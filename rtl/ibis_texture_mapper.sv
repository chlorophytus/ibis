==> flow/design.v <==
`timescale 1ns / 1ps
`default_nettype none
module ibis_texture_mapper
#(parameter TILE_SIZE_POW2_MAX = 9,
  parameter WIDTH = 11)
 (input wire logic aclk,
  input wire logic aresetn,
  input wire logic enable,
  input wire logic unsigned [6:0] write_registers,
  input wire logic unsigned [WIDTH - 1:0] x,
  input wire logic unsigned [WIDTH - 1:0] y,
  input wire logic unsigned [2:0] texture_power2,
  input wire logic signed [17:0] texture_matrixA,
  input wire logic signed [17:0] texture_matrixB,
  input wire logic signed [17:0] texture_matrixC,
  input wire logic signed [17:0] texture_matrixD,
  input wire logic signed [17:0] texture_translateX,
  input wire logic signed [17:0] texture_translateY,
  output logic unsigned [(TILE_SIZE_POW2_MAX * 2) - 1:0] map_address,
  output logic stencil_test,  
  output logic stencil_step,  
  output logic ready);
  logic unsigned [9:0] r_state;
  always_ff @(posedge aclk) begin: ibis_texture_mapper_statem
    if(!aresetn) begin
      r_state <= 10'b00000_00001;
    end else if(enable) begin
      r_state <= {r_state[8:0], r_state[9]};
    end
  end: ibis_texture_mapper_statem
  logic unsigned [3:0] r_texture_power2;
  always_ff @(posedge aclk) begin: ibis_texture_mapper_hold_power2
    if(!aresetn) begin
      r_texture_power2 <= 4'h5;
    end else if(enable & write_registers[6] & r_state[0]) begin
      r_texture_power2 <= {1'b0, texture_power2} + 4'h1;
    end
  end: ibis_texture_mapper_hold_power2
  logic signed [17:0] r_texture_matrix[8];
  always_ff @(posedge aclk) begin: ibis_texture_mapper_hold_A
    if(!aresetn) begin
      r_texture_matrix[0] <= 18'sh00100;
    end else if(enable & write_registers[0] & r_state[0]) begin
      r_texture_matrix[0] <= texture_matrixA;
    end
  end: ibis_texture_mapper_hold_A
  always_ff @(posedge aclk) begin: ibis_texture_mapper_hold_B
    if(!aresetn) begin
      r_texture_matrix[1] <= 18'sh00000;
    end else if(enable & write_registers[1] & r_state[0]) begin
      r_texture_matrix[1] <= texture_matrixB;
    end
  end: ibis_texture_mapper_hold_B
  always_ff @(posedge aclk) begin: ibis_texture_mapper_hold_C
    if(!aresetn) begin
      r_texture_matrix[2] <= 18'sh00000;
    end else if(enable & write_registers[2] & r_state[0]) begin
      r_texture_matrix[2] <= texture_matrixC;
    end
  end: ibis_texture_mapper_hold_C
  always_ff @(posedge aclk) begin: ibis_texture_mapper_hold_D
    if(!aresetn) begin
      r_texture_matrix[3] <= 18'sh00100;
    end else if(enable & write_registers[3] & r_state[0]) begin
      r_texture_matrix[3] <= texture_matrixD;
    end
  end: ibis_texture_mapper_hold_D
   always_ff @(posedge aclk) begin: ibis_texture_mapper_hold_Tx
    if(!aresetn) begin
      r_texture_matrix[4] <= 18'sh00000;
    end else if(enable & write_registers[4] & r_state[0]) begin
      r_texture_matrix[4] <= texture_translateX;
    end
  end: ibis_texture_mapper_hold_Tx
  always_ff @(posedge aclk) begin: ibis_texture_mapper_hold_Ty
    if(!aresetn) begin
      r_texture_matrix[5] <= 18'sh00000;
    end else if(enable & write_registers[5] & r_state[0]) begin
      r_texture_matrix[5] <= texture_translateY;
    end
  end: ibis_texture_mapper_hold_Ty
  always_ff @(posedge aclk) begin: ibis_texture_mapper_hold_X
    if(enable & r_state[1]) begin
      r_texture_matrix[6] <= signed'({1'b0, x[8:0], 8'h00}) - r_texture_matrix[4];
    end
  end: ibis_texture_mapper_hold_X
  always_ff @(posedge aclk) begin: ibis_texture_mapper_hold_Y
    if(enable & r_state[3]) begin
      r_texture_matrix[7] <= signed'({1'b0, y[8:0], 8'h00}) - r_texture_matrix[5];
    end
  end: ibis_texture_mapper_hold_Y
  logic signed [35:0] r_intermediaries[4];
  always_ff @(posedge aclk) begin: ibis_texture_mapper_calc_Ax
    if(!aresetn) begin
      r_intermediaries[0] <= 36'sh0;
    end else if(enable & r_state[2]) begin
      r_intermediaries[0] <= r_texture_matrix[0] * r_texture_matrix[6];
    end
  end: ibis_texture_mapper_calc_Ax
  always_ff @(posedge aclk) begin: ibis_texture_mapper_calc_By
    if(!aresetn) begin
      r_intermediaries[1] <= 36'sh0;
    end else if(enable & r_state[4]) begin
      r_intermediaries[1] <= r_texture_matrix[1] * r_texture_matrix[7];
    end
  end: ibis_texture_mapper_calc_By
  always_ff @(posedge aclk) begin: ibis_texture_mapper_calc_Cx
    if(!aresetn) begin
      r_intermediaries[2] <= 36'sh0;
    end else if(enable & r_state[2]) begin
      r_intermediaries[2] <= r_texture_matrix[2] * r_texture_matrix[6];
    end
  end: ibis_texture_mapper_calc_Cx
  always_ff @(posedge aclk) begin: ibis_texture_mapper_calc_Dy
    if(!aresetn) begin
      r_intermediaries[3] <= 36'sh0;
    end else if(enable & r_state[4]) begin
      r_intermediaries[3] <= r_texture_matrix[3] * r_texture_matrix[7];
    end
  end: ibis_texture_mapper_calc_Dy
  logic signed [35:0] r_final_sums[2];
  logic unsigned [1:0] r_stencil;
  logic unsigned [1:0] r_stencil_step;
  always_ff @(posedge aclk) begin: ibis_texture_mapper_calc_Xp
    if(!aresetn) begin
      r_final_sums[0] <= 36'sh0;
    end else if(enable & r_state[5]) begin
      r_final_sums[0] <= (r_intermediaries[0] + r_intermediaries[1]) + (36'sh10000 <<< r_texture_power2);
    end
  end: ibis_texture_mapper_calc_Xp
  always_ff @(posedge aclk) begin: ibis_texture_mapper_stencilX
    if(!aresetn) begin
      r_stencil[0] <= 1'b0;
    end else if(enable & r_state[6]) begin
      unique case(r_texture_power2)
        4'h1: r_stencil[0] <= ~|(r_final_sums[0][35:18]);
        4'h2: r_stencil[0] <= ~|(r_final_sums[0][35:19]);
        4'h3: r_stencil[0] <= ~|(r_final_sums[0][35:20]);
        4'h4: r_stencil[0] <= ~|(r_final_sums[0][35:21]);
        4'h5: r_stencil[0] <= ~|(r_final_sums[0][35:22]);
        4'h6: r_stencil[0] <= ~|(r_final_sums[0][35:23]);
        4'h7: r_stencil[0] <= ~|(r_final_sums[0][35:24]);
        4'h8: r_stencil[0] <= ~|(r_final_sums[0][35:25]);
        default: ;
      endcase
    end
  end: ibis_texture_mapper_stencilX
  always_ff @(posedge aclk) begin: ibis_texture_mapper_calc_Yp
    if(!aresetn) begin
      r_final_sums[1] <= 36'sh0;
    end else if(enable & r_state[7]) begin
      r_final_sums[1] <= (r_intermediaries[2] + r_intermediaries[3]) + (36'sh10000 <<< r_texture_power2);
    end
  end: ibis_texture_mapper_calc_Yp
  always_ff @(posedge aclk) begin: ibis_texture_mapper_stencilY
    if(!aresetn) begin
      r_stencil[1] <= 1'b0;
    end else if(enable & r_state[8]) begin
      unique case(r_texture_power2)
        4'h1: r_stencil[1] <= ~|(r_final_sums[1][35:18]);
        4'h2: r_stencil[1] <= ~|(r_final_sums[1][35:19]);
        4'h3: r_stencil[1] <= ~|(r_final_sums[1][35:20]);
        4'h4: r_stencil[1] <= ~|(r_final_sums[1][35:21]);
        4'h5: r_stencil[1] <= ~|(r_final_sums[1][35:22]);
        4'h6: r_stencil[1] <= ~|(r_final_sums[1][35:23]);
        4'h7: r_stencil[1] <= ~|(r_final_sums[1][35:24]);
        4'h8: r_stencil[1] <= ~|(r_final_sums[1][35:25]);
        default: ;
      endcase
    end
  end: ibis_texture_mapper_stencilY
  always_ff @(posedge aclk) begin: ibis_texture_mapper_stencil_stepX
    if(enable & r_state[8]) begin
      unique case(r_texture_power2)
        4'h1: r_stencil_step[0] <= ~r_final_sums[0][16];
        4'h2: r_stencil_step[0] <= ~r_final_sums[0][17];
        4'h3: r_stencil_step[0] <= ~r_final_sums[0][18];
        4'h4: r_stencil_step[0] <= ~r_final_sums[0][19];
        4'h5: r_stencil_step[0] <= ~r_final_sums[0][20];
        4'h6: r_stencil_step[0] <= ~r_final_sums[0][21];
        4'h7: r_stencil_step[0] <= ~r_final_sums[0][22];
        4'h8: r_stencil_step[0] <= ~r_final_sums[0][23];
        default: ;
      endcase
    end
  end: ibis_texture_mapper_stencil_stepX
  always_ff @(posedge aclk) begin: ibis_texture_mapper_stencil_stepY
    if(enable & r_state[8]) begin
      unique case(r_texture_power2)
        4'h1: r_stencil_step[1] <= ~r_final_sums[1][16];
        4'h2: r_stencil_step[1] <= ~r_final_sums[1][17];
        4'h3: r_stencil_step[1] <= ~r_final_sums[1][18];
        4'h4: r_stencil_step[1] <= ~r_final_sums[1][19];
        4'h5: r_stencil_step[1] <= ~r_final_sums[1][20];
        4'h6: r_stencil_step[1] <= ~r_final_sums[1][21];
        4'h7: r_stencil_step[1] <= ~r_final_sums[1][22];
        4'h8: r_stencil_step[1] <= ~r_final_sums[1][23];
        default: ;
      endcase
    end
  end: ibis_texture_mapper_stencil_stepY
  logic unsigned [(TILE_SIZE_POW2_MAX * 2) - 1:0] r_map_address;
  always_ff @(posedge aclk) begin: ibis_texture_mapper_address
    if(enable & r_state[9]) begin
      unique case(r_texture_power2)
        4'h1: r_map_address <= {14'b0, r_final_sums[1][17:16], r_final_sums[0][17:16]};
        4'h2: r_map_address <= {12'b0, r_final_sums[1][18:16], r_final_sums[0][18:16]};
        4'h3: r_map_address <= {10'b0, r_final_sums[1][19:16], r_final_sums[0][19:16]};
        4'h4: r_map_address <= {8'b0, r_final_sums[1][20:16], r_final_sums[0][20:16]};
        4'h5: r_map_address <= {6'b0, r_final_sums[1][21:16], r_final_sums[0][21:16]};
        4'h6: r_map_address <= {4'b0, r_final_sums[1][22:16], r_final_sums[0][22:16]};
        4'h7: r_map_address <= {2'b0, r_final_sums[1][23:16], r_final_sums[0][23:16]};
        4'h8: r_map_address <= {r_final_sums[1][24:16], r_final_sums[0][24:16]};
        default: ;
      endcase
    end
  end: ibis_texture_mapper_address
  assign map_address = r_map_address;
  assign ready = r_state[9];
  assign stencil_test = &r_stencil;
  assign stencil_step = &r_stencil_step;
endmodule: ibis_texture_mapper
* From RTL to reports: ibis_texture_mapper
Tool output for the design above, in the order of the flow. Line numbers count from 1 in the design file above. Operators carry their Yosys type and port widths (W data, S select, Z words). Library cell names are shortened. The mark - stands for no value.
Design: top module ibis_texture_mapper, clock input aclk, cell library sky130hd, corner tt_025C_1v80

* After elaboration
Source: Yosys, flattened and elaborated. Widths are those after wreduce. Registers that Yosys merges into a memory's read port (data or address) are not register bits. Print and check cells do not count. Equal cells are merged and count once.
Operators by class: eq/ne operators 8, multipliers 4, multiplexer cells 5, reduce/logical cells 38, shift-type cells 1, bitwise logic cells 39, $add $sub $neg 7
Operators with widths (count):
- $mul A18 B18 Y36 | 4
- $add A36 B36 Y36 | 4
- $pmux W18 S8 | 1
- $sub A18 B18 Y18 | 2
- $sshl A18 B4 Y36 const A | 1
- $reduce_or A18 Y1 | 2
- $reduce_or A17 Y1 | 2
- $reduce_or A16 Y1 | 2
- $pmux W1 S8 | 4
- $reduce_or A15 Y1 | 2
- $reduce_or A14 Y1 | 2
- $reduce_or A13 Y1 | 2
- $reduce_or A12 Y1 | 2
- $and A1 B1 Y1 | 23
- $reduce_or A11 Y1 | 2
- $not A1 Y1 | 16
- $logic_not A1 Y1 | 16
- $eq A4 B3 Y1 const B | 4
- $reduce_and A2 Y1 | 5
- $eq A4 B2 Y1 const B | 2
- $reduce_bool A8 Y1 | 1
- $add A3 B1 Y4 const B | 1
- $eq A4 B1 Y1 const B | 1
- $eq A4 B4 Y1 const B | 1
Storage and ports: output and inout port bits 21, register bits after elaboration 396, word-level cells 123

* Depth
Yosys ltp: most cells in a row. Word level: on the elaborated netlist, between registers, memories and ports. Mapped: between sequential cells and ports; inverters and the memories' decode and read muxes count.
Logic depth: word-level depth 3, ABC_AREA 1, depth in mapped cells 30, mapped depth without buffers 28

* Synthesis result
Source: synth_stat.txt of the flow (Yosys; design flattened, memories mapped). It holds for the ABC_AREA given above (unset counts as 0); a run with the other value may have another netlist. Totals and module areas in this step are rounded.
Mapped netlist: mapped flip-flops 364, mapped cells 9650, buffers 384, chip area (Yosys) 71920 um2, sequential part of the area 7848 um2
Cells by type:
- fa_1 | count 1348, area in all 2.7E+04 um2
- inv_1 | count 2713, area in all 1.02E+04 um2
- nand2_1 | count 2218, area in all 8.33E+03 um2
- ha_1 | count 495, area in all 6193.44 um2
- dfxtp_1 | count 308, area in all 6.17E+03 um2
- nor2_1 | count 642, area in all 2.41E+03 um2
- a21oi_1 | count 420, area in all 2.1E+03 um2
- edfxtp_1 | count 56, area in all 1.68E+03 um2
- nand3_1 | count 294, area in all 1.47E+03 um2
- o21ai_0 | count 250, area in all 1251.2 um2
- clkbuf_1 | count 318, area in all 1.19E+03 um2
- xor2_1 | count 96, area in all 840.806 um2
- nand4_1 | count 55, area in all 344.08 um2
- nor3_1 | count 58, area in all 290.278 um2
- o21ai_1 | count 47, area in all 235.226 um2
- o21bai_1 | count 31, area in all 232.723 um2
- xnor2_1 | count 26, area in all 227.718 um2
- buf_2 | count 34, area in all 170.163 um2
Not listed: further types 38, cells in them 241.

* Timing after synthesis
Source: OpenSTA report_checks on the synthesized netlist (no wires, ideal clock, input and output delay 20% of the period each), path of least setup slack; recovery checks are left aside. Register names are those of the netlist, which keeps one name where synthesis merged equal registers.
Path after synthesis: path type reg2reg, start reg r_texture_matrix[1][17], end reg r_intermediaries[1][35], arrival 5651 ps, path buffers 2, driving pins on the path 25, path delay 5760 ps, launch time at the first pin 0 ps, slack 720 ps, period 6480 ps, required time 6371 ps, synthesis period reached 5760 ps
"path delay" = arrival - input delay + setup time. "driving pins on the path": output pins that drive a net of the path, with the launching flip-flop's if there is one; two outputs of one cell count as two. "synthesis period reached" = period - worst setup slack (recovery checks aside). The figure is calculated, with input and output delays left at 20% of the set period. The rows between start and end are the longest chain of elaborated cells between them; the timing report does not say that the signal goes this way. Where chains are equally long, one stands for them. A line is the first line of the expression or statement that the cell stems from. Yosys adds cells for indexed reads and writes and turns some case tables into memories.
On the way, after synthesis: path through dfxtp_1 clkbuf_1 clkbuf_1 nand2_1 fa_1 inv_1 fa_1 inv_1 fa_1 fa_1 fa_1 fa_1 inv_1 ha_1 nand2_1 nor3_1 nand2_1 nor3_1 nand2_1 nand2_1 inv_1 nand2_1 nand3_1 nand2_1 inv_1, cells in the longest elaborated chain 1, elaborated cells on any way between the ends 1, classes of those cells 1 x mul
Ends and longest elaborated chain, after synthesis:
- start: declaration | RTL line 39 | logic signed [17:0] r_texture_matrix[8];
- start: assignment | RTL line 49 | r_texture_matrix[1] <= 18'sh00000;
- start: assignment | RTL line 51 | r_texture_matrix[1] <= texture_matrixB;
- $mul A18 B18 Y36 | RTL line 104 | r_intermediaries[1] <= r_texture_matrix[1] * r_texture_matrix[7];
- end: assignment | RTL line 102 | r_intermediaries[1] <= 36'sh0;
- end: assignment | RTL line 104
- end: declaration | RTL line 92 | logic signed [35:0] r_intermediaries[4];

* Timing after layout
Path of least setup slack in the final report of job 1 (OpenROAD, finished layout, wires in). Where an end is a register, its clock arrival counts in the times. The report prints the path's times to 10 ps; the period is as set.
Path post-layout: path type reg2reg, start reg r_texture_matrix[6][2], end reg r_intermediaries[2][26], period 6870 ps, required time 7450 ps, launch time at the first pin 670 ps, path buffers 2, arrival 7310 ps, slack 140 ps, driving pins on the path 27
The rows between start and end are the longest chain of elaborated cells between them; the timing report does not say that the signal goes this way. Where chains are equally long, one stands for them.
On the way, post-layout: path through edfxtp_1 buf_12 clkbuf_4 nand2_1 inv_1 fa_1 inv_1 fa_1 inv_1 ha_4 clkinvlp_4 fa_1 inv_1 fa_1 inv_1 fa_1 inv_1 ha_1 nand2_1 inv_1 a21oi_1 o21ai_0 nand3b_1 a21oi_1 o21ai_2 nand2_1 inv_1, cells in the longest elaborated chain 1, elaborated cells on any way between the ends 1, classes of those cells 1 x mul
Ends and longest elaborated chain, post-layout:
- start: declaration | RTL line 39 | logic signed [17:0] r_texture_matrix[8];
- start: assignment | RTL line 84 | r_texture_matrix[6] <= signed'({1'b0, x[8:0], 8'h00}) - r_texture_matrix[4];
- $mul A18 B18 Y36 | RTL line 111 | r_intermediaries[2] <= r_texture_matrix[2] * r_texture_matrix[6];
- end: assignment | RTL line 109 | r_intermediaries[2] <= 36'sh0;
- end: assignment | RTL line 111
- end: declaration | RTL line 92 | logic signed [35:0] r_intermediaries[4];

--- measured runs ---
ibis_texture_mapper through Yosys and OpenROAD on sky130hd: 2 stored runs, unordered, with their settings and measured results. The constraints put input and output delay at 20% of the set period each and load the outputs with 0.01 pF.
"critical path time" means the part of the period allowed to the worst setup path (the constraints hold back 20% at inputs and 20% at outputs) less its slack; where the path has registers, the arrival times of their clocks count too.
"critical path time" is given in steps of 10 ps.
The measured numbers are rounded.

[job 1] flow files
==> flow/run.sh <==
#!/bin/bash
# the make line also repeats the synthesis and layout settings of config.mk as NAME=value (left out here)
make -C /OpenROAD-flow-scripts/flow DESIGN_CONFIG=/design/flow/config.mk WORK_HOME=/design/flow/orfs CLKGATE_MAP_FILE= finish
==> flow/config.mk <==
export PLATFORM = sky130hd
export DESIGN_NAME = ibis_texture_mapper
export DESIGN_NICKNAME = ibis_texture_mapper
export VERILOG_FILES = /design/flow/design.v
export SDC_FILE = /design/flow/constraint.sdc
export NUM_CORES = 4
export LEC_CHECK = 0
export ABC_AREA = 1
export CAP_MARGIN = 20
export CELL_PAD_IN_SITES_GLOBAL_PLACEMENT = 3
export CORE_MARGIN = 3
export CORE_UTILIZATION = 28
export CTS_CLUSTER_DIAMETER = 363
export GPL_ROUTABILITY_DRIVEN = 1
export GPL_TIMING_DRIVEN = 0
export PLACE_DENSITY_LB_ADDON = 0.19
export SLEW_MARGIN = 20
export TNS_END_PERCENT = 85
==> flow/constraint.sdc <==
create_clock -name core_clock -period 6.87 [get_ports {aclk}]
set_input_delay 1.3740 -clock core_clock [delete_from_list [all_inputs] [get_ports {aclk}]]
set_output_delay 1.3740 -clock core_clock [all_outputs]
set_load 0.01 [all_outputs]

[job 1] result: post-synthesis cell area 71920 um2; full die area 263000 um2; utilization of the finished layout 31.6%; worst setup slack after layout 137 ps; worst hold slack in the final report 436 ps; critical path time 6730 ps; critical path type reg2reg

[job 2] flow files
==> flow/run.sh <==
#!/bin/bash
# the make line also repeats the synthesis and layout settings of config.mk as NAME=value (left out here)
make -C /OpenROAD-flow-scripts/flow DESIGN_CONFIG=/design/flow/config.mk WORK_HOME=/design/flow/orfs CLKGATE_MAP_FILE= finish
==> flow/config.mk <==
export PLATFORM = sky130hd
export DESIGN_NAME = ibis_texture_mapper
export DESIGN_NICKNAME = ibis_texture_mapper
export VERILOG_FILES = /design/flow/design.v
export SDC_FILE = /design/flow/constraint.sdc
export NUM_CORES = 4
export LEC_CHECK = 0
export CAP_MARGIN = 20
export CORE_MARGIN = 2
export CORE_UTILIZATION = 40
export SETUP_SLACK_MARGIN = -0.58
export SLEW_MARGIN = 20
==> flow/constraint.sdc <==
create_clock -name core_clock -period 7.61 [get_ports {aclk}]
set_input_delay 1.5220 -clock core_clock [delete_from_list [all_inputs] [get_ports {aclk}]]
set_output_delay 1.5220 -clock core_clock [all_outputs]
set_load 0.01 [all_outputs]

[job 2] result: post-synthesis cell area 65600 um2; full die area 167300 um2; utilization of the finished layout 43.9%; worst setup slack after layout 412 ps; worst hold slack in the final report 450 ps; critical path time 7200 ps; critical path type reg2reg
--- end ---
