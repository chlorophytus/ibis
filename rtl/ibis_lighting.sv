==> flow/design.v <==
`timescale 1ns / 1ps
`default_nettype none
module ibis_lighting
#(parameter WIDTH = 11)
 (input wire logic aclk,
  input wire logic aresetn,
  input wire logic enable,
  input wire logic unsigned [2:0] write_registers,
  input wire logic unsigned [WIDTH - 1:0] x,
  input wire logic unsigned [WIDTH - 1:0] y,
  input wire logic unsigned [3:0] attenuation,
  input wire logic unsigned [WIDTH - 1:0] origin_x,
  input wire logic unsigned [WIDTH - 1:0] origin_y,
  input wire logic unsigned [7:0] value_in0,
  input wire logic unsigned [7:0] value_in1,
  output logic unsigned [7:0] value_out,
  output logic ready);
  logic unsigned [9:0] r_state;
  always_ff @(posedge aclk) begin: ibis_lighting_statem
    if(!aresetn) begin
      r_state <= 10'b00000_00001;
    end else if(enable) begin
      r_state <= {r_state[8:0], r_state[9]};
    end
  end: ibis_lighting_statem
  logic signed [WIDTH:0] r_coord[2];
  logic signed [WIDTH:0] r_origin[2];
  logic unsigned [3:0] r_attenuation;
  logic unsigned [7:0] r_values[2];
  always_ff @(posedge aclk) begin: ibis_lighting_store_mode
    if(!aresetn) begin
      r_attenuation <= 4'h0;
    end else if(enable & write_registers[0] & r_state[0]) begin
      r_attenuation <= attenuation;
    end
  end: ibis_lighting_store_mode
  always_ff @(posedge aclk) begin: ibis_lighting_storeOX
    if(!aresetn) begin
      r_origin[0] <= '0;
    end else if(enable & write_registers[1] & r_state[0]) begin
      r_origin[0] <= signed'({1'b0, origin_x});
    end
  end: ibis_lighting_storeOX
  always_ff @(posedge aclk) begin: ibis_lighting_storeOY
    if(!aresetn) begin
      r_origin[1] <= '0;
    end else if(enable & write_registers[2] & r_state[0]) begin
      r_origin[1] <= signed'({1'b0, origin_y});
    end
  end: ibis_lighting_storeOY
  always_ff @(posedge aclk) begin: ibis_lighting_storeX
    if(!aresetn) begin
      r_coord[0] <= '0;
    end else if(enable & r_state[0]) begin
      r_coord[0] <= signed'({1'b0, x});
    end
  end: ibis_lighting_storeX
  always_ff @(posedge aclk) begin: ibis_lighting_storeY
    if(!aresetn) begin
      r_coord[1] <= '0;
    end else if(enable & r_state[0]) begin
      r_coord[1] <= signed'({1'b0, y});
    end
  end: ibis_lighting_storeY
  always_ff @(posedge aclk) begin: ibis_lighting_storeC0
    if(!aresetn) begin
      r_values[0] <= 8'h00;
    end else if(enable & r_state[0]) begin
      r_values[0] <= value_in0;
    end
  end: ibis_lighting_storeC0
  always_ff @(posedge aclk) begin: ibis_lighting_storeC1
    if(!aresetn) begin
      r_values[1] <= 8'h00;
    end else if(enable & r_state[0]) begin
      r_values[1] <= value_in1;
    end
  end: ibis_lighting_storeC1
  logic signed [WIDTH:0] r_sub[2];
  always_ff @(posedge aclk) begin: ibis_lighting_subX
    if(!aresetn) begin
      r_sub[0] <= '0;
    end else if(enable & r_state[1]) begin
      r_sub[0] <= r_coord[0] - r_origin[0];
    end
  end: ibis_lighting_subX
  always_ff @(posedge aclk) begin: ibis_lighting_subY
    if(!aresetn) begin
      r_sub[1] <= '0;
    end else if(enable & r_state[3]) begin
      r_sub[1] <= r_coord[1] - r_origin[1];
    end
  end: ibis_lighting_subY
  logic signed [WIDTH*2:0] r_square[2];
  always_ff @(posedge aclk) begin: ibis_lighting_squareDX
    if(!aresetn) begin
      r_square[0] <= '0;
    end else if(enable & r_state[2]) begin
      r_square[0] <= r_sub[0] * r_sub[0];
    end
  end: ibis_lighting_squareDX
  always_ff @(posedge aclk) begin: ibis_lighting_squareDY
    if(!aresetn) begin
      r_square[1] <= '0;
    end else if(enable & r_state[4]) begin
      r_square[1] <= r_sub[1] * r_sub[1];
    end
  end: ibis_lighting_squareDY
  logic signed [WIDTH * 2:0] r_distance;
  always_ff @(posedge aclk) begin: ibis_lighting_addD
    if(!aresetn) begin
      r_distance <= '0;
    end else if(enable & r_state[5]) begin
      r_distance <= r_square[0] + r_square[1];
    end
  end: ibis_lighting_addD
  logic unsigned [7:0] r_attenuation_coeff;
  logic r_stencil;
  always_ff @(posedge aclk) begin: ibis_lighting_attenuate
    if(!aresetn) begin
      r_attenuation_coeff <= 8'h00;
    end else if(enable & r_state[6]) begin
      unique case(r_attenuation)
        4'h0: r_attenuation_coeff <= 8'h00;
        4'h1: r_attenuation_coeff <= r_distance[(WIDTH * 2)-2:(WIDTH * 2)-9];
        4'h2: r_attenuation_coeff <= r_distance[(WIDTH * 2)-3:(WIDTH * 2)-10];
        4'h3: r_attenuation_coeff <= r_distance[(WIDTH * 2)-4:(WIDTH * 2)-11];
        4'h4: r_attenuation_coeff <= r_distance[(WIDTH * 2)-5:(WIDTH * 2)-12];
        4'h5: r_attenuation_coeff <= r_distance[(WIDTH * 2)-6:(WIDTH * 2)-13];
        4'h6: r_attenuation_coeff <= r_distance[(WIDTH * 2)-7:(WIDTH * 2)-14];
        4'h7: r_attenuation_coeff <= r_distance[(WIDTH * 2)-8:(WIDTH * 2)-15];
        4'h8: r_attenuation_coeff <= r_distance[(WIDTH * 2)-9:(WIDTH * 2)-16];
        4'h9: r_attenuation_coeff <= r_distance[(WIDTH * 2)-10:(WIDTH * 2)-17];
        4'hA: r_attenuation_coeff <= r_distance[(WIDTH * 2)-11:(WIDTH * 2)-18];
        4'hB: r_attenuation_coeff <= r_distance[(WIDTH * 2)-12:(WIDTH * 2)-19];
        4'hC: r_attenuation_coeff <= r_distance[(WIDTH * 2)-13:(WIDTH * 2)-20];
        4'hD: r_attenuation_coeff <= r_distance[(WIDTH * 2)-14:(WIDTH * 2)-21];
        4'hE: r_attenuation_coeff <= r_distance[(WIDTH * 2)-15:(WIDTH * 2)-22];
        4'hF: r_attenuation_coeff <= 8'hFF;
        default: ;
      endcase
    end
  end: ibis_lighting_attenuate
  always_ff @(posedge aclk) begin: ibis_lighting_stencil
    if(!aresetn) begin
      r_stencil <= 1'b0;
    end else if(enable & r_state[6]) begin
      unique case(r_attenuation)
        4'h0: r_stencil <= 1'b1;
        4'h1: r_stencil <= ~|r_distance[(WIDTH * 2)-1:(WIDTH * 2)-1];
        4'h2: r_stencil <= ~|r_distance[(WIDTH * 2)-1:(WIDTH * 2)-2];
        4'h3: r_stencil <= ~|r_distance[(WIDTH * 2)-1:(WIDTH * 2)-3];
        4'h4: r_stencil <= ~|r_distance[(WIDTH * 2)-1:(WIDTH * 2)-4];
        4'h5: r_stencil <= ~|r_distance[(WIDTH * 2)-1:(WIDTH * 2)-5];
        4'h6: r_stencil <= ~|r_distance[(WIDTH * 2)-1:(WIDTH * 2)-6];
        4'h7: r_stencil <= ~|r_distance[(WIDTH * 2)-1:(WIDTH * 2)-7];
        4'h8: r_stencil <= ~|r_distance[(WIDTH * 2)-1:(WIDTH * 2)-8];
        4'h9: r_stencil <= ~|r_distance[(WIDTH * 2)-1:(WIDTH * 2)-9];
        4'hA: r_stencil <= ~|r_distance[(WIDTH * 2)-1:(WIDTH * 2)-10];
        4'hB: r_stencil <= ~|r_distance[(WIDTH * 2)-1:(WIDTH * 2)-11];
        4'hC: r_stencil <= ~|r_distance[(WIDTH * 2)-1:(WIDTH * 2)-12];
        4'hD: r_stencil <= ~|r_distance[(WIDTH * 2)-1:(WIDTH * 2)-13];
        4'hE: r_stencil <= ~|r_distance[(WIDTH * 2)-1:(WIDTH * 2)-14];
        4'hF: r_stencil <= 1'b0;
        default: ;
      endcase
    end
  end: ibis_lighting_stencil
  logic unsigned [15:0] r_mixes[2];
  always_ff @(posedge aclk) begin: ibis_lighting_final0
    if(!aresetn) begin
      r_mixes[0] <= 16'h0000;
    end else if(enable & r_state[7]) begin
      r_mixes[0] <= {8'h00, r_values[0]} * {8'h00, (8'hFF - r_attenuation_coeff)};
    end
  end: ibis_lighting_final0
  always_ff @(posedge aclk) begin: ibis_lighting_final1
    if(!aresetn) begin
      r_mixes[1] <= 16'h0000;
    end else if(enable & r_state[7]) begin
      r_mixes[1] <= {8'h00, r_values[1]} * {8'h00, r_attenuation_coeff};
    end
  end: ibis_lighting_final1
  logic unsigned [7:0] r_value_out;
  always_ff @(posedge aclk) begin: ibis_lighting_final_sum
    if(!aresetn) begin
      r_value_out <= 8'h00;
    end else if(enable & r_state[9]) begin
      r_value_out <= r_stencil ? (r_mixes[0][15:8] + r_mixes[1][15:8]) : r_values[1];
    end
  end: ibis_lighting_final_sum
  assign value_out = r_value_out;
  assign ready = r_state[9];
endmodule: ibis_lighting
# From RTL to reports: ibis_lighting
# Tool output for the design above, in the order of the flow.
# Lines are those of the file above, counted from 1.
# Operators carry their Yosys type and port widths (W data, S select, Z words).
# Library cell names are shortened.
# The mark - stands for no value.
[inputs]
design = "ibis_lighting"
clock_port = "aclk"
cell_library = "sky130hd"
pvt_corner = "tt_025C_1v80"

# Word level
# Yosys after proc, flatten, opt, wreduce and memory -nomap, before mapping. Print and check cells are not counted. Equal cells are merged and count once.
[op_classes]
addsub = 5
mul = 4
equal = 15
mux = 3
n_logic = 15
n_reduce_logical = 28
[ops]
columns = ["operator", "count"]
rows = [
  ["$mul A12 B12 Y22", 2],
  ["$mul A8 B8 Y16", 2],
  ["$pmux W8 S16", 1],
  ["$eq A4 B4 Y1 const B", 8],
  ["$sub A11 B11 Y12", 2],
  ["$add A22 B22 Y22", 1],
  ["$eq A4 B3 Y1 const B", 4],
  ["$pmux W1 S16", 1],
  ["$and A1 B1 Y1", 15],
  ["$logic_not A1 Y1", 14],
  ["$reduce_or A14 Y1", 1],
  ["$reduce_or A13 Y1", 1],
  ["$reduce_or A12 Y1", 1],
  ["$reduce_or A11 Y1", 1],
  ["$reduce_or A10 Y1", 1],
  ["$reduce_or A9 Y1", 1],
  ["$eq A4 B2 Y1 const B", 2],
  ["$add A8 B8 Y8", 1],
  ["$sub A8 B8 Y8 const A", 1],
  ["$reduce_or A8 Y1", 1],
  ["$mux W8", 1],
  ["$reduce_or A7 Y1", 1],
  ["$reduce_or A6 Y1", 1],
  ["$reduce_or A5 Y1", 1],
  ["$eq A4 B1 Y1 const B", 1],
  ["$logic_not A4 Y1", 1],
  ["$reduce_or A4 Y1", 1],
  ["$reduce_or A3 Y1", 1],
  ["$reduce_or A2 Y1", 1],
]
[bits]
regBits = 213
inputBits = 70
out_inout_bits = 9
word_cells = 88

# Longest topological paths
# Longest topological path by Yosys (ltp), each cell counted once; first at word level (registers and memories cut), then after technology mapping (sequential cells cut; the memories' decode and read muxes count).
[logic_depth]
ltp_word = 3
ABC_AREA = 0
depth_mapped = 22
ltp_nobuf = 21

# Synthesis result
# The flow's flattened synthesis, as Yosys stat reports it; memories are mapped. The netlist is that of the ABC_AREA named above (0 if unset); the other value can give another one.
# Totals and module areas in this step are rounded.
[mapped]
stdcells = 2755
yosys_area_mm2 = 0.02291
seq_area_mm2 = 0.003904
flip_flops = 195
buf_cells = 130
[types]
columns = ["cell_type", "count", "type_area_um2"]
rows = [
  ["fa_1", 297, 5.95E+03],
  ["dfxtp_1", 195, 3.9E+03],
  ["ha_1", 221, 2.77E+03],
  ["inv_1", 467, 1.75E+03],
  ["nand2_1", 379, 1.42E+03],
  ["a21oi_1", 209, 1.05E+03],
  ["and2_1", 94, 588.064],
  ["xnor2_1", 63, 551.779],
  ["o21ai_0", 90, 450.432],
  ["nor2_1", 107, 401.635],
  ["clkbuf_1", 104, 390.374],
  ["nand3_1", 70, 350.336],
  ["nand2b_1", 48, 300.288],
  ["nor2b_1", 43, 269.008],
  ["mux2i_1", 21, 210.202],
  ["xor2_1", 24, 210.202],
  ["a211oi_1", 22, 165.158],
  ["a21o_1", 21, 157.651],
]
# Not listed: further types 55, cells in them 280.

# Worst setup path after synthesis
# OpenSTA on the mapped netlist: ideal clock, no wires. The path of least setup slack (recovery checks aside). Input and output delay are each 20% of the period. Register names are those of the netlist, which keeps one name where synthesis merged equal registers.
[synth_timing]
path_type = "register -> register"
from = "reg r_sub[0][11]"
to = "reg r_square[0][21]"
clock_period_ps = 6810
setup_ps = 70
t_first_pin_ps = 0
arrival_time_ps = 5067
t_required_ps = 6740
setup_slack_ps = 1672
path_delay_ps = 5137
stages = 20
path_buffers = 1
synth_period_reached_ps = 5138
# "path_delay_ps" = arrival - input delay + setup time.
# "stages" counts driving pins, that of a launching flip-flop among them; a cell with two outputs on the path counts twice.
# "synth_period_reached_ps" is the clock period less the worst setup slack; recovery checks do not enter. This is arithmetic on one report: input and output delays are still those of the set period (20% each).
# Between the ends stands the longest chain of elaborated cells between them, by number of cells; it is not shown to be the way that was timed. Of several equally long chains one is given.
# Each line given opens the expression or statement behind the cell; cells for indexed reads and writes are added by Yosys, which also makes memories of some case tables.
[synth_between]
path_cell_list = "dfxtp_1 > clkbuf_1 > nand2_1 > fa_1 > inv_1 > ha_1 > inv_1 > fa_1 > inv_1 > fa_1 > inv_1 > fa_1 > inv_1 > ha_1 > or2_2 > a211oi_1 > o311ai_1 > xnor2_1 > nand2_1 > a21oi_1"
elab_chain_len = 1
cone_cells = 1
lines_between = 1
cone_classes = "mul (1)"
[synth_rtl]
columns = ["element", "line_no", "source"]
rows = [
  ["from (decl)", 79, "logic signed [WIDTH:0] r_sub[2];"],
  ["from (assign)", 82, "r_sub[0] <= '0;"],
  ["from (assign)", 84, "r_sub[0] <= r_coord[0] - r_origin[0];"],
  ["$mul A12 B12 Y22", 99, "r_square[0] <= r_sub[0] * r_sub[0];"],
  ["to (assign)", 97, "r_square[0] <= '0;"],
  ["to (assign)", 99, ""],
]

# Path in the finished layout
# Path of least setup slack in the final report of stored run 1 (OpenROAD, finished layout, wires in). Where an end is a register, its clock arrival counts in the times.
# The report prints the path's times to 10 ps; the period is as set.
[layout_timing]
path_type = "register -> register"
from = "reg r_sub[0][6]"
to = "reg r_square[0][19]"
clock_period_ps = 5280
setup_ps = 70
t_first_pin_ps = 470
arrival_time_ps = 5510
t_required_ps = 5670
setup_slack_ps = 160
stages = 21
path_buffers = 1
# Between the ends stands the longest chain of elaborated cells between them, by number of cells; it is not shown to be the way that was timed. Of several equally long chains one is given.
[layout_between]
path_cell_list = "dfxtp_1 > buf_4 > nand2_1 > fa_1 > inv_1 > ha_1 > inv_1 > fa_1 > inv_1 > fa_1 > inv_1 > fa_1 > inv_1 > ha_1 > o21ai_0 > o211ai_1 > a31oi_4 > o311ai_2 > xor2_1 > nand2_1 > a21oi_1"
elab_chain_len = 1
cone_cells = 1
lines_between = 1
cone_classes = "mul (1)"
[layout_rtl]
columns = ["element", "line_no", "source"]
rows = [
  ["from (decl)", 79, "logic signed [WIDTH:0] r_sub[2];"],
  ["from (assign)", 82, "r_sub[0] <= '0;"],
  ["from (assign)", 84, "r_sub[0] <= r_coord[0] - r_origin[0];"],
  ["$mul A12 B12 Y22", 99, "r_square[0] <= r_sub[0] * r_sub[0];"],
  ["to (assign)", 97, "r_square[0] <= '0;"],
  ["to (assign)", 99, ""],
]

# Record of 2 stored runs of the RTL-to-layout flow on ibis_lighting, platform sky130hd. The runs are unordered. Constraints: input delay and output delay 20% of the set period each, output load 0.01 pF.
# "achievedPeriod_ps" is the run's clock period less its worst setup slack. It is reckoned from that one timing run; input and output delays stay at 20% of the period that was set.
# "critical_path_time_ps" means the part of the period allowed to the worst setup path (the constraints hold back 20% at inputs and 20% at outputs) less its slack; where the path has registers, the arrival times of their clocks count too.
# By "power.total_mw" is meant OpenSTA's value without simulated activity: inputs other than the clock are taken to toggle once in ten clock periods, and the tool carries that through the logic.
# "critical_path_time_ps" is given in steps of 10 ps.
# Values from the reports are rounded here.

[[run]]
name = "stored run 1"
[run.settings]
period_ns = 5.28
CAP_MARGIN = 20
CORE_MARGIN = 2
CORE_UTILIZATION = 40
SLEW_MARGIN = 20
[run.results]
cell_area_final_mm2 = 0.02544
hold_worst_slack_ps = 460
die_footprint_mm2 = 0.05921
tns_setup_ps = 0
power.total_mw = 3.755
achievedPeriod_ps = 5123
synth_area_mm2 = 0.02291
critical_path_time_ps = 5120
critical_path_type = "register -> register"
post_route_util_pct = 45.0
timing.setup.ws_ps = 157

[[run]]
name = "stored run 2"
[run.settings]
period_ns = 3.62
CORE_UTILIZATION = 60
PLACE_DENSITY_LB_ADDON = 0.28
HOLD_SLACK_MARGIN = 0.25
CORE_ASPECT_RATIO = 1.58
CORE_MARGIN = 2
CELL_PAD_IN_SITES_DETAIL_PLACEMENT = 2
CTS_CLUSTER_SIZE = 55
CTS_CLUSTER_DIAMETER = 82
SLEW_MARGIN = 40
MIN_ROUTING_LAYER = "met2"
CAP_MARGIN = 20
[run.results]
outcome = "did not finish, placement stopped with DPL-0033"
