==> flow/design.v <==
`timescale 1ns / 1ps
`default_nettype none
module ibis_popcnt6
 (input wire logic unsigned [5:0] in_bits,
  output logic unsigned [2:0] count);
  always_comb begin: ibis_popcnt6_counting
    unique case(in_bits)
      6'b000000: count = 3'd0;
      6'b000001: count = 3'd1;
      6'b000010: count = 3'd1;
      6'b000011: count = 3'd2;
      6'b000100: count = 3'd1;
      6'b000101: count = 3'd2;
      6'b000110: count = 3'd2;
      6'b000111: count = 3'd3;
      6'b001000: count = 3'd1;
      6'b001001: count = 3'd2;
      6'b001010: count = 3'd2;
      6'b001011: count = 3'd3;
      6'b001100: count = 3'd2;
      6'b001101: count = 3'd3;
      6'b001110: count = 3'd3;
      6'b001111: count = 3'd4;
      6'b010000: count = 3'd1;
      6'b010001: count = 3'd2;
      6'b010010: count = 3'd2;
      6'b010011: count = 3'd3;
      6'b010100: count = 3'd2;
      6'b010101: count = 3'd3;
      6'b010110: count = 3'd3;
      6'b010111: count = 3'd4;
      6'b011000: count = 3'd2;
      6'b011001: count = 3'd3;
      6'b011010: count = 3'd3;
      6'b011011: count = 3'd4;
      6'b011100: count = 3'd3;
      6'b011101: count = 3'd4;
      6'b011110: count = 3'd4;
      6'b011111: count = 3'd5;
      6'b100000: count = 3'd1;
      6'b100001: count = 3'd2;
      6'b100010: count = 3'd2;
      6'b100011: count = 3'd3;
      6'b100100: count = 3'd2;
      6'b100101: count = 3'd3;
      6'b100110: count = 3'd3;
      6'b100111: count = 3'd4;
      6'b101000: count = 3'd2;
      6'b101001: count = 3'd3;
      6'b101010: count = 3'd3;
      6'b101011: count = 3'd4;
      6'b101100: count = 3'd3;
      6'b101101: count = 3'd4;
      6'b101110: count = 3'd4;
      6'b101111: count = 3'd5;
      6'b110000: count = 3'd2;
      6'b110001: count = 3'd3;
      6'b110010: count = 3'd3;
      6'b110011: count = 3'd4;
      6'b110100: count = 3'd3;
      6'b110101: count = 3'd4;
      6'b110110: count = 3'd4;
      6'b110111: count = 3'd5;
      6'b111000: count = 3'd3;
      6'b111001: count = 3'd4;
      6'b111010: count = 3'd4;
      6'b111011: count = 3'd5;
      6'b111100: count = 3'd4;
      6'b111101: count = 3'd5;
      6'b111110: count = 3'd5;
      6'b111111: count = 3'd6;
      default: ;
    endcase
  end: ibis_popcnt6_counting
endmodule: ibis_popcnt6
`timescale 1ns / 1ps
`default_nettype none
module ibis_tmds_encoder
 (input wire logic aclk,
  input wire logic aresetn,
  input wire logic enable,
  input wire logic unsigned [7:0] data,
  input wire logic data_enable,
  input wire logic unsigned [1:0] control,
  output logic unsigned [9:0] out_parallel,
  output logic signed [4:0] debug_balance,
  output logic signed [4:0] debug_bias);
  logic unsigned [1:0] r_control;
  logic signed [4:0] r_bias;
  logic unsigned [9:0] r_out;
  wire logic signed [4:0] w_i_zeroes;
  wire logic signed [4:0] w_balance;
  wire logic unsigned [8:0] w_i;  
  wire logic w_use_xnor;
  wire logic unsigned [3:0] w_ones;
  wire logic unsigned [2:0] w_ones_7to4;
  wire logic unsigned [2:0] w_ones_3to0;
  wire logic signed [4:0] w_i_ones;
  wire logic unsigned [2:0] w_i_ones_7to4;
  wire logic unsigned [2:0] w_i_ones_3to0;
  ibis_popcnt6 ones_7to4(
    .in_bits({2'b00, data[7:4]}),
    .count(w_ones_7to4)
  );
  ibis_popcnt6 ones_3to0(
    .in_bits({2'b00, data[3:0]}),
    .count(w_ones_3to0)
  );
  assign w_ones = {1'b0, w_ones_7to4} + {1'b0, w_ones_3to0};
  assign w_use_xnor = (w_ones > 4'h4) | ((w_ones == 4'h4) & (~data[0]));
  assign w_i[0] = data[0];
  assign w_i[1] = (w_use_xnor ? (w_i[0] ~^ data[1]) : (w_i[0] ^ data[1]));
  assign w_i[2] = (w_use_xnor ? (w_i[1] ~^ data[2]) : (w_i[1] ^ data[2]));
  assign w_i[3] = (w_use_xnor ? (w_i[2] ~^ data[3]) : (w_i[2] ^ data[3]));
  assign w_i[4] = (w_use_xnor ? (w_i[3] ~^ data[4]) : (w_i[3] ^ data[4]));
  assign w_i[5] = (w_use_xnor ? (w_i[4] ~^ data[5]) : (w_i[4] ^ data[5]));
  assign w_i[6] = (w_use_xnor ? (w_i[5] ~^ data[6]) : (w_i[5] ^ data[6]));
  assign w_i[7] = (w_use_xnor ? (w_i[6] ~^ data[7]) : (w_i[6] ^ data[7]));
  assign w_i[8] = ~w_use_xnor;
  ibis_popcnt6 i_ones_7to4(
    .in_bits({2'b00, w_i[7:4]}),
    .count(w_i_ones_7to4)
  );
  ibis_popcnt6 i_ones_3to0(
    .in_bits({2'b00, w_i[3:0]}),
    .count(w_i_ones_3to0)
  );
  assign w_i_ones = signed'({1'b0, {1'b0, w_i_ones_7to4} + {1'b0, w_i_ones_3to0}});
  assign w_i_zeroes = 5'sh8 - w_i_ones;
  assign w_balance = w_i_ones - w_i_zeroes;
  always_ff @(posedge aclk) begin: ibis_tmds_encoder_control
		if(!aresetn) begin
			r_control <= 2'b00;
		end else if(enable) begin
      r_control <= control;
    end
  end: ibis_tmds_encoder_control
  always_ff @(posedge aclk) begin: ibis_tmds_encoder_output
    if(!aresetn) begin
        r_bias <= 5'sh0;
    end else if(enable & data_enable) begin
      if((r_bias == 5'sh0) | (w_balance == 5'sh0)) begin
        if(~w_i[8]) begin
          r_out <= {2'b10, ~unsigned'(w_i[7:0])};
          r_bias <= r_bias - w_balance;
        end else begin
          r_out <= {2'b01, unsigned'(w_i[7:0])};
          r_bias <= r_bias + w_balance;
        end
      end else if(
          ((r_bias > 5'sh0) & (w_balance > 5'sh0)) |
          ((r_bias < 5'sh0) & (w_balance < 5'sh0)) 
      ) begin
        r_out <= {1'b1, w_i[8], ~w_i[7:0]};
        r_bias <= r_bias + signed'({3'b000, w_i[8], 1'b0}) - w_balance;
      end else begin
        r_out <= {1'b0, w_i[8], w_i[7:0]};
        r_bias <= r_bias - signed'({3'b000, ~w_i[8], 1'b0}) + w_balance;
      end
    end else if(enable) begin
      unique case(r_control)
        2'b00: r_out <= 10'b1101010100;
        2'b01: r_out <= 10'b0010101011;
        2'b10: r_out <= 10'b0101010100;
        2'b11: r_out <= 10'b1010101011;
        default: ;
      endcase
      r_bias <= 5'sh0;
    end
  end: ibis_tmds_encoder_output
  assign out_parallel = r_out;
  assign debug_balance = w_balance;
  assign debug_bias = r_bias;
endmodule: ibis_tmds_encoder
======== Step by step through the tools: ibis_tmds_encoder ========
The steps from the RTL of ibis_tmds_encoder to its reports follow in flow order.
Line numbers count from 1 in the design file above.
Operators carry their Yosys type and port widths (W data, S select, Z words).
Cell names lack the library's common part.
Not given: -
inputs
  top module .............................. ibis_tmds_encoder
  clock input ............................. aclk
  cell library ............................ sky130hd
  timing corner ........................... tt_025C_1v80

======== Word-level counts ========
Counts by Yosys on the flattened word-level netlist (proc, flatten, opt, wreduce; memories kept). Register bits leave out memories and registers merged into their read ports (data or address). Print and check cells are left out. Cells with the same type and inputs are merged into one.
Yosys's memory passes give these memory sizes; they may raise the number of words (mostly to a power of two), join words into wider ones and drop unused or constant bits.
bit counts
  memory bits (read-only) ................. 768
  word-level cells ........................ 73
  output and inout bits ................... 20
  memories kept ........................... 4
  bits in registers ....................... 17
memories
  name             depth  width  rd ports  write ports  line  text
  (no name shown)  64     3      1         0            7     unique case(in_bits)
  (no name shown)  64     3      1         0            7
  (no name shown)  64     3      1         0            7
  (no name shown)  64     3      1         0            7
cells by class
  reduce/logical cells .................... 5
  magnitude comparators ................... 5
  add/sub/neg operators ................... 10
  bitwise operators ....................... 24
  equal/unequal tests ..................... 4
  multiplexer cells ....................... 18
operator list
  operator               count
  $mux W10               5
  $pmux W10 S4           1
  $mux W5                5
  $sub A5 B5 Y5          3
  $gt A5 B1 Y1 const B   2
  $lt A5 B1 Y1 const B   2
  $add A5 B5 Y5          2
  $logic_not A5 Y1       2
  $add A3 B3 Y4          2
  $not A8 Y8             1
  $xnor A1 B1 Y1         7
  $xor A1 B1 Y1          7
  $mux W1                7
  $sub A4 B4 Y5 const A  1
  $add A5 B3 Y5          1
  $sub A5 B3 Y5          1
  $and A1 B1 Y1          4
  $eq A2 B2 Y1 const B   2
  $gt A4 B3 Y1 const B   1
  $eq A4 B3 Y1 const B   1
  $or A1 B1 Y1           3
  $not A1 Y1             2
  $eq A2 B1 Y1 const B   1
  $logic_not A2 Y1       1
  $reduce_and A2 Y1      1
  $reduce_bool A2 Y1     1

======== Logic depth ========
Yosys ltp: most cells in a row. Word level: on the elaborated netlist, between registers, memories and ports. Mapped: between sequential cells and ports; inverters and the memories' decode and read muxes count.
depth
  word-level depth ........................ 21
  ABC_AREA ................................ 0
  gate-level depth with buffers ........... 27
  depth with buffers taken out ............ 26

======== Synthesis result ========
Yosys stat after the flow's synthesis: flattened, memories mapped to cells. It holds for the ABC_AREA given above (unset counts as 0); a run with the other value may have another netlist.
cell types
  cell type  count
  ha_1       33
  edfxtp_1   10
  xnor2_1    14
  dfxtp_1    6
  fa_1       6
  xor2_1     11
  inv_1      24
  mux2i_1    8
  o21ai_0    15
  a21oi_1    14
  nor2_1     18
  nor2b_1    9
  xnor2_4    2
  nand2_1    9
  and2_1     5
  xor2_4     1
  buf_4      3
  o21a_1     3
Not listed: further types 32, cells in them 49.
synthesis totals
  buffers ................................. 8
  sequential part of the area ............. 420.4 um^2
  mapped area ............................. 2155.8 um^2
  mapped cells ............................ 240
  flip-flops .............................. 16
By module: a second synthesis without flattening, with its own total; a netlist apart from the flattened one above.
unflattened totals
  cells (unflattened synthesis) ........... 342
  area total of the unflattened synthesis .. 2951.6 um^2
Rows give one instance, submodules left out.
by module
  module             area (um^2)  instances  cells
  ibis_tmds_encoder  1750.4       1          178
  ibis_popcnt6       300.3        4          41

======== Timing after synthesis ========
OpenSTA on the mapped netlist: ideal clock, no wires. The path of least setup slack (recovery checks aside). Input and output delay are each 20% of the period. Register names are those of the netlist, which keeps one name where synthesis merged equal registers.
timing after synthesis
  kind .................................... input port to flip-flop
  start ................................... in data[0]
  end ..................................... reg r_out[3]
  path slack .............................. 401 ps
  clock period ............................ 7740 ps
  data required time ...................... 7476 ps
  path delay .............................. 5791 ps
  buffers on the path ..................... 1
  arrival ................................. 7075 ps
  stages .................................. 25
  period reached after synthesis .......... 7339 ps
"path delay" is the arrival time less input delay plus setup time.
"stages": output pins that drive a net of the path, with the launching flip-flop's if there is one; two outputs of one cell count as two.
"period reached after synthesis" = period - worst setup slack (recovery checks aside). The figure is calculated, with input and output delays left at 20% of the set period.
The rows between start and end are the longest chain of elaborated cells between them; the timing report does not say that the signal goes this way. Where chains are equally long, one stands for them.
Each line given opens the expression or statement behind the cell; cells for indexed reads and writes are added by Yosys, which also makes memories of some case tables.
The chain passes a memory read, where the word-level depth is cut; so it can be longer than that depth.
A register here has more assigning lines than the two given.
on the way, after synthesis
  cell sequence ........................... inv_1 ha_1 xor2_4 xor2_1 ha_1 fa_1 or3b_1 a221oi_2 buf_4 xnor2_1 inv_1 ha_1 xor2_1 ha_1 fa_1 xnor2_1 inv_1 nand3_1 ha_1 nor2b_1 a21oi_1 mux2i_1 xnor2_1 xor2_1 o21ai_1
  cells in the longest elaborated chain ... 28
ends and longest elaborated chain, after synthesis
  element            line  text
  start, declared    82    input wire logic unsigned [7:0] data,
  $mem_v2 Z64 W3     7     unique case(in_bits)
  $add A3 B3 Y4      109   assign w_ones = {1'b0, w_ones_7to4} + {1'b0, w_ones_3to0};
  $eq A4 B3 Y1       110   assign w_use_xnor = (w_ones > 4'h4) | ((w_ones == 4'h4) & (~data[0]));
  $and A1 B1 Y1      110
  $or A1 B1 Y1       110
  $mux W1            112   assign w_i[1] = (w_use_xnor ? (w_i[0] ~^ data[1]) : (w_i[0] ^ data[1]));
  $xor A1 B1 Y1      113   assign w_i[2] = (w_use_xnor ? (w_i[1] ~^ data[2]) : (w_i[1] ^ data[2]));
  [... 14 more ...]  -
  $sub A5 B5 Y5      130   assign w_balance = w_i_ones - w_i_zeroes;
  $gt A5 B1 Y1       151   ((r_bias > 5'sh0) & (w_balance > 5'sh0)) |
  $and A1 B1 Y1      151
  $or A1 B1 Y1       151
  $mux W10           150   end else if(
  $mux W10           142   if((r_bias == 5'sh0) | (w_balance == 5'sh0)) begin
  $mux W10           141   end else if(enable & data_enable) begin
  end, assigned      144   r_out <= {2'b10, ~unsigned'(w_i[7:0])};
  end, assigned      147   r_out <= {2'b01, unsigned'(w_i[7:0])};
  end, declared      90    logic unsigned [9:0] r_out;
Some nets on the timed path still bear RTL names; the line given drives or declares the net.
nets with RTL names, path after synthesis
  signal            line
  debug_balance[3]  130

======== Path in the finished layout ========
Path of least setup slack in the final report of run A (OpenROAD, finished layout, wires in). Where an end is a register, its clock arrival counts in the times.
The path's times are printed in steps of 10 ps; the period is the one set.
timing post-layout
  kind .................................... input port to output port
  start ................................... in data[0]
  end ..................................... out debug_balance[3]
  data required time ...................... 7070 ps
  stages .................................. 17
  clock period ............................ 8840 ps
  path slack .............................. 850 ps
  arrival ................................. 6220 ps
  buffers on the path ..................... 2
The rows between start and end are the longest chain of elaborated cells between them; the timing report does not say that the signal goes this way. Where chains are equally long, one stands for them.
The chain passes a memory read, where the word-level depth is cut; so it can be longer than that depth.
on the way, post-layout
  cell sequence ........................... clkdlybuf4s50_1 inv_2 ha_4 xor2_4 xor2_2 ha_2 fa_1 or3b_4 a221oi_4 xnor2_2 inv_1 ha_1 xor2_1 ha_1 fa_2 xnor2_2 dlygate4sd2_1
  cells in the longest elaborated chain ... 22
ends and longest elaborated chain, post-layout
  element           line  text
  start, declared   82    input wire logic unsigned [7:0] data,
  $mem_v2 Z64 W3    7     unique case(in_bits)
  $add A3 B3 Y4     109   assign w_ones = {1'b0, w_ones_7to4} + {1'b0, w_ones_3to0};
  $eq A4 B3 Y1      110   assign w_use_xnor = (w_ones > 4'h4) | ((w_ones == 4'h4) & (~data[0]));
  $and A1 B1 Y1     110
  $or A1 B1 Y1      110
  $mux W1           112   assign w_i[1] = (w_use_xnor ? (w_i[0] ~^ data[1]) : (w_i[0] ^ data[1]));
  $xor A1 B1 Y1     113   assign w_i[2] = (w_use_xnor ? (w_i[1] ~^ data[2]) : (w_i[1] ^ data[2]));
  [... 8 more ...]  -
  $mux W1           117   assign w_i[6] = (w_use_xnor ? (w_i[5] ~^ data[6]) : (w_i[5] ^ data[6]));
  $xor A1 B1 Y1     118   assign w_i[7] = (w_use_xnor ? (w_i[6] ~^ data[7]) : (w_i[6] ^ data[7]));
  $mux W1           118
  $mem_v2 Z64 W3    7
  $add A3 B3 Y4     128   assign w_i_ones = signed'({1'b0, {1'b0, w_i_ones_7to4} + {1'b0, w_i_ones_3to0}});
  $sub A4 B4 Y5     129   assign w_i_zeroes = 5'sh8 - w_i_ones;
  $sub A5 B5 Y5     130   assign w_balance = w_i_ones - w_i_zeroes;
  end, declared     86    output logic signed [4:0] debug_balance,

Flow measurements of ibis_tmds_encoder on sky130hd: 2 stored runs with different settings, listed in no order. Input and output delays are each 20% of the period that was set; the output load is 0.01 pF.
By "period achieved" is meant the clock period of the run minus its worst setup slack. This is arithmetic on one report: input and output delays are still those of the set period (20% each).
By "critical path time" is meant the share of the clock period that the worst setup path is allowed (20% is reserved at inputs, 20% at outputs), minus its slack. Clock arrival times at its registers enter into it.
"total power after layout" is the tool's figure for a default switching activity; nothing was simulated.
"critical path time" is given in steps of 10 ps.

======== run A ========
==> flow/run.sh <==
#!/bin/bash
# the make line also repeats the synthesis and layout settings of config.mk as NAME=value (left out here)
make -C /OpenROAD-flow-scripts/flow DESIGN_CONFIG=/design/flow/config.mk WORK_HOME=/design/flow/orfs CLKGATE_MAP_FILE= finish
==> flow/config.mk <==
export PLATFORM = sky130hd
export DESIGN_NAME = ibis_tmds_encoder
export DESIGN_NICKNAME = ibis_tmds_encoder
export VERILOG_FILES = /design/flow/design.v
export SDC_FILE = /design/flow/constraint.sdc
export NUM_CORES = 4
export LEC_CHECK = 0
export CAP_MARGIN = 20
export CELL_PAD_IN_SITES_GLOBAL_PLACEMENT = 1
export CORE_MARGIN = 4
export CORE_UTILIZATION = 56
export HOLD_SLACK_MARGIN = -0.06
export MIN_ROUTING_LAYER = met2
export PLACE_DENSITY = 0.75
export SETUP_SLACK_MARGIN = 0.65
export SLEW_MARGIN = 20
==> flow/constraint.sdc <==
create_clock -name core_clock -period 8.84 [get_ports {aclk}]
set_input_delay 1.7680 -clock core_clock [delete_from_list [all_inputs] [get_ports {aclk}]]
set_output_delay 1.7680 -clock core_clock [all_outputs]
set_load 0.01 [all_outputs]

-------- measured, run A --------
  setup TNS ............................... 0 ps
  standard-cell area of the final layout .. 2716.4 um^2
  smallest setup slack .................... 854 ps
  critical path time ...................... 4450 ps
  critical path type ...................... input port to output port
  worst hold slack in the final report .... 564 ps
  period achieved ......................... 7986 ps
  netlist area reported by Yosys .......... 2155.8 um^2
  total power after layout ................ 1184 uW
  final design utilization ................ 73.6%
  overall die area ........................ 4906.3 um^2

======== run B ========
==> flow/run.sh <==
#!/bin/bash
# the make line also repeats the synthesis and layout settings of config.mk as NAME=value (left out here)
make -C /OpenROAD-flow-scripts/flow DESIGN_CONFIG=/design/flow/config.mk WORK_HOME=/design/flow/orfs CLKGATE_MAP_FILE= finish
==> flow/config.mk <==
export PLATFORM = sky130hd
export DESIGN_NAME = ibis_tmds_encoder
export DESIGN_NICKNAME = ibis_tmds_encoder
export VERILOG_FILES = /design/flow/design.v
export SDC_FILE = /design/flow/constraint.sdc
export NUM_CORES = 4
export LEC_CHECK = 0
export ABC_AREA = 0
export CAP_MARGIN = 20
export CELL_PAD_IN_SITES_DETAIL_PLACEMENT = 2
export CORE_ASPECT_RATIO = 0.61
export CORE_MARGIN = 2
export CORE_UTILIZATION = 48
export GPL_ROUTABILITY_DRIVEN = 1
export MAX_ROUTING_LAYER = met4
export MIN_ROUTING_LAYER = met2
export PLACE_DENSITY_LB_ADDON = 0.08
export SLEW_MARGIN = 20
export TNS_END_PERCENT = 75
==> flow/constraint.sdc <==
create_clock -name core_clock -period 4.96 [get_ports {aclk}]
set_input_delay 0.9920 -clock core_clock [delete_from_list [all_inputs] [get_ports {aclk}]]
set_output_delay 0.9920 -clock core_clock [all_outputs]
set_load 0.01 [all_outputs]

-------- run B --------
  no results, placement failed with DPL-0033
